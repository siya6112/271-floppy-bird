==> flow/design.v <==
module DFlipFlop(clk, reset, d, q);
	input logic clk, reset, d;
	output logic q; 
	always_ff @(posedge clk) begin
		if(reset) 
			q <= 0; 
		else 
			q <= d;
	end
endmodule
module LFSR(clk, reset, out);
	input logic clk, reset;
	output logic [9:0] out;
	logic xnor_out;
	xnor xn1 (xnor_out, out[3], out[0]);
	DFlipFlop dff1 (.d(xnor_out), .q(out[9]), .clk, .reset);
	DFlipFlop dff2 (.d(out[9]), .q(out[8]), .clk, .reset);
	DFlipFlop dff3 (.d(out[8]), .q(out[7]), .clk, .reset);
	DFlipFlop dff4 (.d(out[7]), .q(out[6]), .clk, .reset);
	DFlipFlop dff5 (.d(out[6]), .q(out[5]), .clk, .reset);
	DFlipFlop dff6 (.d(out[5]), .q(out[4]), .clk, .reset);
	DFlipFlop dff7 (.d(out[4]), .q(out[3]), .clk, .reset);
	DFlipFlop dff8 (.d(out[3]), .q(out[2]), .clk, .reset);
	DFlipFlop dff9 (.d(out[2]), .q(out[1]), .clk, .reset);
	DFlipFlop dff10 (.d(out[1]), .q(out[0]), .clk, .reset);
endmodule 
module generatePattern (clk, reset, enable, out);
	input logic clk, reset, enable; 
	output logic [15:0] out;
	logic [9:0] userIn; 
	LFSR l1 (.clk, .reset, .out(userIn)); 
	integer x, i, count; 
	always_ff @(posedge clk) begin
		if(reset) begin 
			out <= '0;
			count <= 7;
		end
		else if (enable & count == 0) begin
			count <= 7; 
			for (i = 0; i < 16; i++) begin 
				if (i < x | i > (x + 5)) 
					out[i] <= 1'b1; 
				else 
					out[i] <= 1'b0; 
			end 
		end 
		else if(enable & count == 1) begin
			x <= userIn % 9;
			count <= count - 1; 
		end
		else if (enable) begin
			count <= count - 1; 
			out <= '0; 
		end 
	end 
endmodule 
Tool chain data of generatePattern
Tool output for the design above, in the order of the flow.
Line numbers count from 1 in the design file above.
Library cell names are shortened.
A cell with - has no value.
- design top: generatePattern
- clock port: clk
- standard-cell library: sky130hd
- library corner: tt_025C_1v80

Elaborated design
Counts by Yosys on the flattened word-level netlist (proc, flatten, opt, wreduce; memories kept). Register bits leave out memories and registers merged into their read ports (data or address). Print and check cells are left out. Cells with the same type and inputs are merged into one.
- flip-flop bits (word level) at 90
- noted bits in latches: 0
- memory bits (writable): 0
- bits in read-only memories: 0
- word width x clocked read ports: 0
- memories kept: 0
- output and inout port bits: 16
- noted elaborated cells: 129
- noted $add $sub $neg: 2
- $mul at 0
- noted divide/modulo/power cells: 1
- order comparisons: 32
- eq/ne operators: 2
- noted shift-type cells: 0
- noted muxes and demuxes: 36
- bitwise operators at 22
- noted reduce/logical cells: 6
- operators with widths (cell ; count):
    5-bit by 32-bit > comparator with 1-bit output with constant A ; 8
    5-bit by 32-bit less-than comparator with 1-bit output with constant A ; 8
    10-bit by 4-bit remainder unit with 32-bit output with constant B ; 1
    4-bit by 32-bit > comparator with 1-bit output with constant A ; 4
    4-bit by 32-bit less-than comparator with 1-bit output with constant A ; 4
    3-bit by 32-bit > comparator with 1-bit output with constant A ; 2
    3-bit by 32-bit less-than comparator with 1-bit output with constant A ; 2
    32-bit 2-to-1 mux ; 2
    1-bit 2-to-1 mux ; 34
    1-bit by 32-bit > comparator with 1-bit output with constant A ; 1
    1-bit by 32-bit less-than comparator with 1-bit output with constant A ; 1
    2-bit by 32-bit > comparator with 1-bit output with constant A ; 1
    2-bit by 32-bit less-than comparator with 1-bit output with constant A ; 1
    32-bit by 2-bit subtractor with 32-bit output with constant B ; 1
    32-bit by 2-bit equality test with 1-bit output with constant B ; 1
    32-bit by 4-bit adder with 32-bit output with constant B ; 1
    32-bit zero test ; 1
    1-bit bitwise OR ; 16
    2-bit nonzero test ; 2
    1-bit NOT ; 3
    3-bit AND reduction ; 1
    1-bit bitwise AND ; 2
    2-bit inequality test with constant B ; 1
    2-bit AND reduction ; 1
    2-bit OR reduction ; 1
    1-bit XOR ; 1

Logic depth
Yosys ltp: most cells in a row. Word level: on the elaborated netlist, between registers, memories and ports. Mapped: between sequential cells and ports; inverters and the memories' decode and read muxes count.
- depth in word-level cells at 5
- ABC_AREA at 0
- noted depth in mapped cells: 32
- noted depth with buffers taken out: 27

Mapped cells and area
The flow's flattened synthesis, as Yosys stat reports it; memories are mapped. The netlist is that of the ABC_AREA named above (0 if unset); the other value can give another one.
- mapped cells: 807
- noted cell area after synthesis: 6498.7 um2
- noted sequential part of the area: 2122.0 um2
- flip-flop cells at 90
- buffers at 35
- cells by type (type ; count ; area in all (um2)):
    dfxtp_1 ; 58 ; 1.16E+03
    edfxtp_1 ; 32 ; 960.922
    nor2_1 ; 107 ; 401.635
    nand2_1 ; 83 ; 311.549
    a21oi_1 ; 55 ; 275.264
    xnor2_1 ; 30 ; 262.752
    o21ai_0 ; 39 ; 195.187
    nor4_1 ; 28 ; 175.168
    xor2_1 ; 19 ; 166.41
    ha_1 ; 12 ; 150.144
    nor3_1 ; 30 ; 150.144
    nand3_1 ; 29 ; 145.139
    a22oi_1 ; 14 ; 105.101
    o211ai_1 ; 14 ; 105.101
    nand2b_1 ; 14 ; 87.584
    clkbuf_1 ; 22 ; 82.579
    inv_1 ; 22 ; 82.579
    a31oi_1 ; 11 ; 68.816
Not listed: further types 76, cells in them 188.
By module: a second synthesis without flattening, with its own total; a netlist apart from the flattened one above.
- noted cell total of the unflattened synthesis: 867
- area (unflattened synthesis) at 6975.4 um2
Each row is one instance without its submodules.
- by module (module ; times used ; cells ; area (um2) ; sequential area (um2)):
    generatePattern ; 1 ; 846 ; 6628.9 ; 1921.8
    DFlipFlop ; 10 ; 2 ; 33.8 ; 20.0
    LFSR ; 1 ; 1 ; 8.8 ; 0.0

Worst setup path after synthesis
Source: OpenSTA report_checks on the synthesized netlist (no wires, ideal clock, input and output delay 20% of the period each), path of least setup slack; recovery checks are left aside. Register names are those of the netlist, which keeps one name where synthesis merged equal registers.
- path kind: register to register
- from: register l1.dff3.q
- to: register x[10]
- period at 6.83 ns
- setup time at 0.290 ns
- data arrival time at 6.522 ns
- required time: 6.540 ns
- slack: 0.018 ns
- noted path delay: 6.812 ns
- stages: 33
- buffers on the path at 5
- noted synthesis period reached: 6.812 ns
"path delay" = arrival - input delay + setup time.
"stages": output pins that drive a net of the path, with the launching flip-flop's if there is one; two outputs of one cell count as two.
"synthesis period reached" = period - worst setup slack (recovery checks aside). The figure is calculated, with input and output delays left at 20% of the set period.
Between the ends stands the longest chain of elaborated cells between them, by number of cells; it is not shown to be the way that was timed. Of several equally long chains one is given.
Each line given opens the expression or statement behind the cell; cells for indexed reads and writes are added by Yosys, which also makes memories of some case tables.
- path through: dfxtp_1 buf_2 nor3_4 clkinv_1 ha_1 nand2b_1 a2111o_1 a311oi_1 or2_1 buf_2 nor4b_2 a31oi_1 nor3_2 a2111o_1 a21boi_4 xnor2_1 inv_1 ha_1 nand2_1 nor3_1 a41o_1 a311o_1 buf_6 nor4b_4 xnor2_1 ha_1 inv_1 o31a_1 nor4_2 buf_4 or2_4 buf_6 o211ai_1
- noted cells in the longest elaborated chain: 1
- elaborated cells between the ends (all ways): 1
- those cells by class: 1 x div
- ends and longest elaborated chain, after synthesis (element ; RTL line ; text):
    from (decl) ; 3 ; output logic q;
    from (assign) ; 6 ; q <= 0;
    from (assign) ; 8 ; q <= d;
    10-bit by 4-bit remainder unit with 32-bit output ; 48 ; x <= userIn % 9;
    to (assign) ; 48 ;
    to (decl) ; 32 ; integer x, i, count;

Worst path after layout
From the final timing report of entry B: the path of least setup slack in the routed layout; clock arrival at registers is part of the times.
- path kind: register to register
- from: register l1.dff2.q
- to: register x[25]
- period at 7.33 ns
- setup time at 0.24 ns
- data arrival time at 7.09 ns
- required time: 7.44 ns
- slack: 0.34 ns
- stages: 28
- buffers on the path at 1
Between the ends stands the longest chain of elaborated cells between them, by number of cells; it is not shown to be the way that was timed. Of several equally long chains one is given.
- path through: dfxtp_1 nor3_4 inv_2 ha_1 nand2b_1 a2111oi_4 o32a_4 mux2i_1 o2bb2ai_1 a31oi_2 nor3_2 a2111o_1 a21boi_4 xnor2_1 inv_1 ha_1 nand2_1 nor3_1 a41o_1 a311o_1 buf_4 or4b_4 nand2_1 o22ai_1 nand3_1 nor4_4 or4_4 xor2_1
- noted cells in the longest elaborated chain: 1
- elaborated cells between the ends (all ways): 1
- those cells by class: 1 x div
- ends and longest elaborated chain, after layout (element ; RTL line ; text):
    from (decl) ; 3 ; output logic q;
    from (assign) ; 6 ; q <= 0;
    from (assign) ; 8 ; q <= d;
    10-bit by 4-bit remainder unit with 32-bit output ; 48 ; x <= userIn % 9;
    to (assign) ; 48 ;
    to (decl) ; 32 ; integer x, i, count;

Data sheet: physical implementation of generatePattern

Module generatePattern, platform sky130hd: 2 stored runs of the flow (Yosys, OpenROAD) with differing settings, in no particular order. Input and output delays are each 20% of the period that was set; the output load is 0.01 pF.
"critical setup path time" = time allowed to the worst setup path (clock period - input delay - output delay, where it has them) - its slack; a late launch clock adds to it, a late capture clock takes from it.

Entry A
Settings were period_ns = 8.72; CORE_UTILIZATION = 58; PLACE_DENSITY_LB_ADDON = 0.2; CORE_ASPECT_RATIO = 0.81; CELL_PAD_IN_SITES_GLOBAL_PLACEMENT = 1; CELL_PAD_IN_SITES_DETAIL_PLACEMENT = 2; ABC_AREA = 1; CTS_CLUSTER_DIAMETER = 47; CAP_MARGIN = 40; SLEW_MARGIN = 25; CORE_MARGIN = 2
- no results, placement failed with DPL-0033

Entry B
Settings were period_ns = 7.33; CORE_UTILIZATION = 47; PLACE_DENSITY_LB_ADDON = 0.07; CELL_PAD_IN_SITES_GLOBAL_PLACEMENT = 0; TNS_END_PERCENT = 65; GPL_TIMING_DRIVEN = 1; GPL_ROUTABILITY_DRIVEN = 1; MIN_ROUTING_LAYER = met1; CAP_MARGIN = 20; CORE_MARGIN = 2; SLEW_MARGIN = 20
- noted the die size: 14784.1 um2
- netlist area reported by Yosys: 6498.7 um2
- critical setup path time at 6.99 ns
- worst setup path kind: register to register
- utilization of the finished layout: 54.5%
- noted the lowest hold slack: 0.456 ns
- setup slack of the critical path at 0.340 ns
